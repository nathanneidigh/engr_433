==> flow/design.v <==
module blink (
    input  CLK,
    output LED_R,
    output LED_G,
    output LED_B
);
  localparam HALF_PERIOD = 500_000;
  reg [18:0] count = 19'd0;
  reg r_LED_R = 1'b0;
  reg r_LED_G = 1'b0;
  reg r_LED_B = 1'b0;
  always @(posedge CLK) begin
    if (count == HALF_PERIOD - 1) begin
      r_LED_R <= ~r_LED_R;
      r_LED_G <= ~r_LED_G;
      r_LED_B <= ~r_LED_B;
      count   <= 0;
    end else begin
      count <= count + 1;
    end
  end
  assign LED_R = r_LED_R;
endmodule
Tool chain data of blink
Tool output for the design above, in the order of the flow.
Line numbers count from 1 in the design file above.
Operators: Yosys type, input widths -> output width; for muxes data width and select width s.
A cell with - has no value.

design
  design top = blink
  clock port = CLK
  cell library = sky130hd
  library corner = tt_025C_1v80

Word level
Counts by Yosys on the flattened word-level netlist (proc, flatten, opt, wreduce; memories kept). Register bits leave out memories and registers merged into their read ports (data or address); mux counts leave out enables and synchronous resets folded into registers. Print and check cells are left out. Cells with the same type and inputs are merged into one.

cells by class
  muxes and demuxes = 0
  bitwise gates (word level) = 1
  $mul = 0
  equal/unequal tests = 1
  $add $sub $neg = 1
  shift-type cells = 0
  reductions and logical operators = 0
  $lt $le $gt $ge = 0
  div/mod/pow operators = 0

operators by type and width
  kind                   number
  $add 19x1->19 const B  1
  $eq 19x19->1 const B   1
  $not 1->1              1

bit counts
  bits in read-only memories = 0
  elaborated cells = 5
  memories = 0
  bits of input ports = 1
  latch bits = 0
  register bits after elaboration = 20
  clocked read ports x word width = 0
  RAM bits = 0

Longest topological paths
Yosys ltp: most cells in a row. Word level: on the elaborated netlist, between registers, memories and ports. Mapped: between sequential cells and ports; inverters and the memories' decode and read muxes count.

logic depth
  word-level depth = 1
  ABC_AREA = 0
  depth in mapped cells = 6
  gate-level depth less buffers = 5

Mapped cells and area
Source: synth_stat.txt of the flow (Yosys; design flattened, memories mapped). It holds for the ABC_AREA given above (unset counts as 0); a run with the other value may have another netlist.

synthesis totals
  mapped area = 843.3 µm²
  flip-flops = 20
  standard cells after synthesis = 90
  buffer cells = 4

cells by type
  cell                       number  area in all (µm²)
  sky130_fd_sc_hd__dfxtp_1   19      380.365
  sky130_fd_sc_hd__xnor2_1   10      87.584
  sky130_fd_sc_hd__nand4_1   7       43.792
  sky130_fd_sc_hd__nand3_1   7       35.034
  sky130_fd_sc_hd__edfxtp_1  1       30.029
  sky130_fd_sc_hd__nor2_1    8       30.029
  sky130_fd_sc_hd__xor2_1    3       26.275
  sky130_fd_sc_hd__nand2_1   6       22.522
  sky130_fd_sc_hd__a21oi_1   4       20.019
  sky130_fd_sc_hd__buf_4     2       15.014
  sky130_fd_sc_hd__o31ai_1   2       15.014
  sky130_fd_sc_hd__or4_1     2       15.014
  sky130_fd_sc_hd__and3_1    2       12.512
  sky130_fd_sc_hd__ha_1      1       12.512
  sky130_fd_sc_hd__nor4_1    2       12.512
  sky130_fd_sc_hd__or3_1     2       12.512
  sky130_fd_sc_hd__o21ai_0   2       10.01
  sky130_fd_sc_hd__or4b_1    1       10.01

Other cell types: 9; their cells: 9.

Worst setup path after synthesis
Source: OpenSTA report_checks on the synthesized netlist (no wires, ideal clock, input and output delay 20% of the period each), path of least setup slack; recovery checks are left aside. Register names are those of the netlist, which keeps one name where synthesis merged equal registers.

timing path post-synthesis
  path type = reg-to-reg
  from = register count[8]
  to = register count[17]
  delay of the path = 1.792 ns
  period = 1.93 ns
  path slack = 0.139 ns
  stages = 6
  time at the first pin = 0.000 ns
  data arrival time = 1.721 ns
  synthesis period reached = 1.791 ns

"delay of the path" is the arrival time less input delay plus setup time.
"stages": output pins that drive a net of the path, with the launching flip-flop's if there is one; two outputs of one cell count as two.
"synthesis period reached" is the clock period less the worst setup slack; recovery checks do not enter. This is arithmetic on one report: input and output delays are still those of the set period (20% each).
Between the ends stands the longest chain of elaborated cells between them, by number of cells; it is not shown to be the way that was timed. Of several equally long chains one is given.
Each line given opens the expression or statement behind the cell; cells for indexed reads and writes are added by Yosys, which also makes memories of some case tables.

between the ends, post-synthesis
  cells stage by stage = sky130_fd_sc_hd__dfxtp_1 -> sky130_fd_sc_hd__and3_1 -> sky130_fd_sc_hd__or4b_1 -> sky130_fd_sc_hd__buf_2 -> sky130_fd_sc_hd__or4_1 -> sky130_fd_sc_hd__a21oi_1
  length of the longest elaborated chain = 1
  elaborated cells on any way between the ends = 2
  source lines of those cells = 2
  classes of those cells = add/sub: 1; eq/ne: 1

RTL lines, path post-synthesis
  item           RTL line  source
  from (decl)    8         reg [18:0] count = 19'd0;
  from (assign)  17        count   <= 0;
  from (assign)  19        count <= count + 1;
  $add 19x1->19  19
  to (assign)    17
  to (assign)    19
  to (decl)      8

Timing after layout
From the final timing report of stored run 1: the path of least setup slack in the routed layout; clock arrival at registers is part of the times.

timing path post-layout
  path type = reg-to-reg
  from = register count[7]
  to = register count[13]
  path slack = 0.12 ns
  period = 1.91 ns
  stages = 6
  data arrival time = 2.03 ns
  time at the first pin = 0.29 ns

Between the ends stands the longest chain of elaborated cells between them, by number of cells; it is not shown to be the way that was timed. Of several equally long chains one is given.

between the ends, post-layout
  cells stage by stage = sky130_fd_sc_hd__dfxtp_1 -> sky130_fd_sc_hd__nand3_1 -> sky130_fd_sc_hd__or4b_1 -> sky130_fd_sc_hd__buf_4 -> sky130_fd_sc_hd__or3_1 -> sky130_fd_sc_hd__a21oi_1
  length of the longest elaborated chain = 1
  elaborated cells on any way between the ends = 2
  source lines of those cells = 2
  classes of those cells = add/sub: 1; eq/ne: 1

RTL lines, path post-layout
  item           RTL line  source
  from (decl)    8         reg [18:0] count = 19'd0;
  from (assign)  17        count   <= 0;
  from (assign)  19        count <= count + 1;
  $add 19x1->19  19
  to (assign)    17
  to (assign)    19
  to (decl)      8

FLOW RESULTS
============

Below are 2 stored runs of the flow (Yosys, OpenROAD; platform sky130hd) on blink, each with its settings and what was measured, unordered. Constraints: input delay and output delay 20% of the set period each, output load 0.01 pF.
"worst setup path time (ns)" = time allowed to the worst setup path (clock period - input delay - output delay, where it has them) - its slack; a late launch clock adds to it, a late capture clock takes from it.
By "finish__power__total" is meant OpenSTA's value without simulated activity: inputs other than the clock are taken to toggle once in ten clock periods, and the tool carries that through the logic.

settings of stored run 1
{
  "period_ns": 1.91,
  "CORE_UTILIZATION": 45,
  "CAP_MARGIN": 20,
  "CORE_MARGIN": 2,
  "SLEW_MARGIN": 20
}
report of stored run 1
yosys chip area after synthesis (um^2): 843.3
finish__design__die__area: 2236.3
finish__design__instance__area__stdcell: 970.9
finish__design__instance__utilization: 0.5563
finish__timing__setup__ws: 0.121
finish__timing__setup__tns: 0.000
finish__timing__hold__ws: 0.469
finish__power__total: 6.617e-04
worst setup path time (ns): 1.79
worst setup path kind: reg-to-reg

settings of stored run 2
{
  "period_ns": 1.52,
  "CORE_UTILIZATION": 27,
  "SETUP_SLACK_MARGIN": 0.19,
  "PLACE_DENSITY": 0.95,
  "CORE_MARGIN": 7,
  "CELL_PAD_IN_SITES_DETAIL_PLACEMENT": 1,
  "TNS_END_PERCENT": 5,
  "ABC_AREA": 1,
  "GPL_ROUTABILITY_DRIVEN": 1,
  "CTS_CLUSTER_SIZE": 65,
  "CAP_MARGIN": 15,
  "SLEW_MARGIN": 0,
  "MAX_ROUTING_LAYER": "met4"
}
report of stored run 2
yosys chip area after synthesis (um^2): 1108.6
finish__design__die__area: 6095.7
finish__design__instance__area__stdcell: 1291.2
finish__design__instance__utilization: 0.3251
finish__timing__setup__ws: 0.121
finish__timing__setup__tns: 0.000
finish__timing__hold__ws: 0.445
finish__power__total: 9.292e-04
worst setup path time (ns): 1.40
worst setup path kind: reg-to-reg
